==> flow/design.v <==
package rv32i_types;
typedef enum bit [6:0] {
    op_lui   = 7'b0110111,  
    op_auipc = 7'b0010111,  
    op_jal   = 7'b1101111,  
    op_jalr  = 7'b1100111,  
    op_br    = 7'b1100011,  
    op_load  = 7'b0000011,  
    op_store = 7'b0100011,  
    op_imm   = 7'b0010011,  
    op_reg   = 7'b0110011,  
    op_csr   = 7'b1110011   
} rv32i_opcode;
typedef enum bit [2:0] {
    beq  = 3'b000,
    bne  = 3'b001,
    blt  = 3'b100,
    bge  = 3'b101,
    bltu = 3'b110,
    bgeu = 3'b111
} branch_funct3_t;
typedef enum bit [2:0] {
    lb  = 3'b000,
    lh  = 3'b001,
    lw  = 3'b010,
    lbu = 3'b100,
    lhu = 3'b101
} load_funct3_t;
typedef enum bit [2:0] {
    sb = 3'b000,
    sh = 3'b001,
    sw = 3'b010
} store_funct3_t;
typedef enum bit [2:0] {
    add  = 3'b000,  
    sll  = 3'b001,
    slt  = 3'b010,
    sltu = 3'b011,
    axor = 3'b100,
    sr   = 3'b101,  
    aor  = 3'b110,
    aand = 3'b111
} arith_funct3_t;
typedef enum bit [2:0] {
    alu_add = 3'b000,
    alu_sll = 3'b001,
    alu_sra = 3'b010,
    alu_sub = 3'b011,
    alu_xor = 3'b100,
    alu_srl = 3'b101,
    alu_or  = 3'b110,
    alu_and = 3'b111
} alu_ops;
typedef logic [31:0] rv32i_word;
typedef logic [4:0] rv32i_reg;
typedef logic [3:0] rv32i_mem_wmask;
typedef struct packed {
	rv32i_opcode opcode;
	alu_ops aluop;
	logic [2:0] regfilemux_sel;
	logic load_regfile;
	logic alumux1_sel; 
	logic [2:0] alumux2_sel;
	logic cmpmux_sel; 
	logic [1:0] memdatamux_sel;
	branch_funct3_t cmpop;
	rv32i_reg rd;
	logic [1:0] store_op;
	logic load_op;
	logic sign_sel;
	logic jalr_addr_sel;
	logic is_branch;
	logic is_jump;
	logic data_mem_read;
	logic data_mem_write;
	rv32i_reg rs1;
	rv32i_reg rs2;
	logic [7:0] bp_update_index;
} rv32i_control_word;
endpackage : rv32i_types
module data_array #(
    parameter s_index = 3,
    parameter s_offset = 5
)
(
    clk,
    read,
    write_en,
    rindex,
    windex,
    datain,
    dataout
);
localparam s_mask   = 2**s_offset;
localparam s_line   = 8*s_mask;
localparam num_sets = 2**s_index;
input clk;
input read;
input [s_mask-1:0] write_en;
input [s_index-1:0] rindex;
input [s_index-1:0] windex;
input [s_line-1:0] datain;
output logic [s_line-1:0] dataout;
logic [s_line-1:0] data [num_sets-1:0]  ;
logic [s_line-1:0] _dataout;
assign dataout = _dataout;
initial
begin
    for (int i = 0; i < num_sets; i++)
    begin
        data[i] = 1'b0;
    end
end
always_ff @(posedge clk)
begin
    if (read)
        for (int i = 0; i < s_mask; i++)
            _dataout[8*i +: 8] <= (write_en[i] & (rindex == windex)) ? datain[8*i +: 8] : data[rindex][8*i +: 8];
    for (int i = 0; i < s_mask; i++)
    begin
		data[windex][8*i +: 8] <= write_en[i] ? datain[8*i +: 8] : data[windex][8*i +: 8];
    end
end
endmodule : data_array
---- Reports on data_array ----
The steps from the RTL of data_array to its reports follow in flow order.
Lines are those of the file above, counted from 1.
Not given: n/a
design
  top module .............................. data_array
  clock input ............................. clk
  standard-cell library ................... sky130hd
  library corner .......................... tt_025C_1v80

---- Elaborated design ----
Source: Yosys, flattened and elaborated, memories not mapped. Widths are those after wreduce; folded enables and synchronous resets count as part of the registers. Registers that Yosys merges into a memory's read port (data or address) are not register bits. Print and check cells do not count. Equal cells are merged and count once.
Yosys's memory passes give these memory sizes; they may raise the number of words (mostly to a power of two), join words into wider ones and drop unused or constant bits.
storage and ports
  register bits ........................... 0
  latch bits .............................. 0
  RAM bits ................................ 2048
  bits in read-only memories .............. 0
  word width x clocked read ports ......... 256
  memories ................................ 1
  output and inout port bits .............. 256
  word-level cells ........................ 65
memories
  name  depth  width  read ports  write ports  line  RTL
  data  8      256    1           1            104   logic [s_line-1:0] data [num_sets-1:0]  ;
cells by class
  $add $sub $neg .......................... 0
  multipliers ............................. 0
  div/mod/pow operators ................... 0
  order comparisons ....................... 0
  equal/unequal tests ..................... 32
  shift-type cells ........................ 0
  muxes and demuxes ....................... 32
  bitwise operators ....................... 0
  reduce/logical cells .................... 0
operators by type and width
  kind                                           count
  2-to-1 mux 8 bit                               32
  inequality test 1 bit (second input constant)  32

---- Longest topological paths ----
Depth = most cells in a row (Yosys ltp): at word level without a register or memory, in the mapped netlist without a sequential cell, where the memories' decode and read muxes count.
logic depth
  word-level depth ........................ 1
  ABC_AREA ................................ 0
  depth in mapped cells ................... 6

---- After synthesis ----
The flow's flattened synthesis, as Yosys stat reports it; memories are mapped. The netlist is that of the ABC_AREA named above (0 if unset); the other value can give another one.
cell types
  cell type                  count  total area (µm²)
  sky130_fd_sc_hd__edfxtp_1  2304   6.92E+04
  sky130_fd_sc_hd__mux4_2    512    1.15E+04
  sky130_fd_sc_hd__mux2_2    512    5765.53
  sky130_fd_sc_hd__and2_1    256    1.6E+03
  sky130_fd_sc_hd__buf_6     53     596.822
  sky130_fd_sc_hd__clkbuf_1  94     352.838
  sky130_fd_sc_hd__nand4_1   32     200.192
  sky130_fd_sc_hd__buf_2     20     100.096
  sky130_fd_sc_hd__buf_1     12     45.043
  sky130_fd_sc_hd__nor3b_1   3      22.522
  sky130_fd_sc_hd__and3b_1   2      17.517
  sky130_fd_sc_hd__xnor2_1   2      17.517
  sky130_fd_sc_hd__xnor2_2   1      16.266
  sky130_fd_sc_hd__and3_1    1      6.256
  sky130_fd_sc_hd__nor3_1    1      5.005
  sky130_fd_sc_hd__nand2_1   1      3.754
  sky130_fd_sc_hd__nor2_1    1      3.754
synthesis totals
  cell count .............................. 3807
  chip area (Yosys) ....................... 89472.1 µm²
  area of sequential cells ................ 69186.4 µm²
  mapped flip-flops ....................... 2304
  buffer cells ............................ 179

---- Path before layout ----
Source: OpenSTA report_checks on the synthesized netlist (no wires, ideal clock, input and output delay 20% of the period each), path of least setup slack; recovery checks are left aside. Register names are those of the netlist, which keeps one name where synthesis merged equal registers.
timing path post-synthesis
  kind .................................... input-to-reg
  from .................................... input port rindex[1]
  to ...................................... register _dataout[184]
  clock period ............................ 3.25 ns
  input delay ............................. 0.650 ns
  arrival ................................. 2.289 ns
  required time ........................... 2.990 ns
  path slack .............................. 0.701 ns
  path delay .............................. 1.899 ns
  driving pins on the path ................ 6
  path buffers ............................ 3
  synthesis period reached ................ 2.549 ns
"path delay" = arrival - input delay + setup time.
"driving pins on the path" counts driving pins, that of a launching flip-flop among them; a cell with two outputs on the path counts twice.
"synthesis period reached" = period - worst setup slack (recovery checks aside). The figure is calculated, with input and output delays left at 20% of the set period.
between the ends, post-synthesis
  cell sequence ........................... sky130_fd_sc_hd__buf_2 sky130_fd_sc_hd__clkbuf_1 sky130_fd_sc_hd__buf_1 sky130_fd_sc_hd__mux4_2 sky130_fd_sc_hd__mux2_2 sky130_fd_sc_hd__mux2_2
RTL lines, path post-synthesis
  item                line  RTL
  start: declaration  100   input [s_index-1:0] rindex;
  end: declaration    105   logic [s_line-1:0] _dataout;
No chain of elaborated cells between the ends is given.

---- Worst path after layout ----
From the final timing report of flow run 1: the path of least setup slack in the routed layout; clock arrival at registers is part of the times.
timing path post-layout
  kind .................................... reg-to-output
  from .................................... register _dataout[210]
  to ...................................... output port dataout[210]
  clock period ............................ 1.82 ns
  external output delay ................... 0.36 ns
  arrival ................................. 1.71 ns
  required time ........................... 1.46 ns
  path slack .............................. -0.25 ns
  driving pins on the path ................ 2
  path buffers ............................ 1
between the ends, post-layout
  cell sequence ........................... sky130_fd_sc_hd__edfxtp_1 sky130_fd_sc_hd__buf_2
  cells in the longest elaborated chain ... 0
  elaborated cells on any way between the ends .. 0
  source lines of those cells ............. 0
RTL lines, path post-layout
  item                line  RTL
  start: declaration  105   logic [s_line-1:0] _dataout;
  end: declaration    103   output logic [s_line-1:0] dataout;

==> results <==
Flow measurements of data_array on sky130hd: 2 stored runs with different settings, listed in no order. Input and output delays are each 20% of the period that was set; the output load is 0.01 pF.
"clock period achieved" means the clock period less the worst setup slack. The figure is calculated, with input and output delays left at 20% of the set period.
"time of the worst setup path" is the time allowed to the run's worst setup path (the clock period less input and output delay, where it has them) less its slack. Clock arrival times count: a late capture clock shortens it, a late launch clock lengthens it.
"total power of the final layout" rests on the timing tool's default activity at the inputs, not on a simulated workload.

---- flow run 1 ----
settings
  period_ns = 1.82
  CORE_UTILIZATION = 24
  SETUP_SLACK_MARGIN = 0.43
  PLACE_DENSITY_LB_ADDON = 0.25
  CORE_MARGIN = 3
  TNS_END_PERCENT = 70
  GPL_TIMING_DRIVEN = 0
  CTS_CLUSTER_SIZE = 47
  MIN_ROUTING_LAYER = met2
  CAP_MARGIN = 20
  SLEW_MARGIN = 20
results
  synthesis area .......................... 89472.1 µm²
  die outline area ........................ 380165.0 µm²
  standard-cell area of the final layout .. 113130.0 µm²
  utilization of the finished layout ...... 30.6 %
  smallest setup slack .................... -0.254 ns
  setup total negative slack .............. -7.851 ns
  post-route worst hold slack ............. -0.095 ns
  total power of the final layout ......... 126.256 mW
  clock period achieved ................... 2.074 ns
  time of the worst setup path ............ 1.71 ns
  worst setup path type ................... reg-to-output

---- flow run 2 ----
settings
  period_ns = 2.71
  SETUP_SLACK_MARGIN = -0.23
  CAP_MARGIN = 20
  CORE_MARGIN = 2
  CORE_UTILIZATION = 40
  SLEW_MARGIN = 20
results
  synthesis area .......................... 89472.1 µm²
  die outline area ........................ 227481.0 µm²
  standard-cell area of the final layout .. 111667.0 µm²
  utilization of the finished layout ...... 50.2 %
  smallest setup slack .................... 0.075 ns
  setup total negative slack .............. 0.000 ns
  post-route worst hold slack ............. 0.180 ns
  total power of the final layout ......... 78.578 mW
  clock period achieved ................... 2.635 ns
  time of the worst setup path ............ 2.09 ns
  worst setup path type ................... reg-to-output
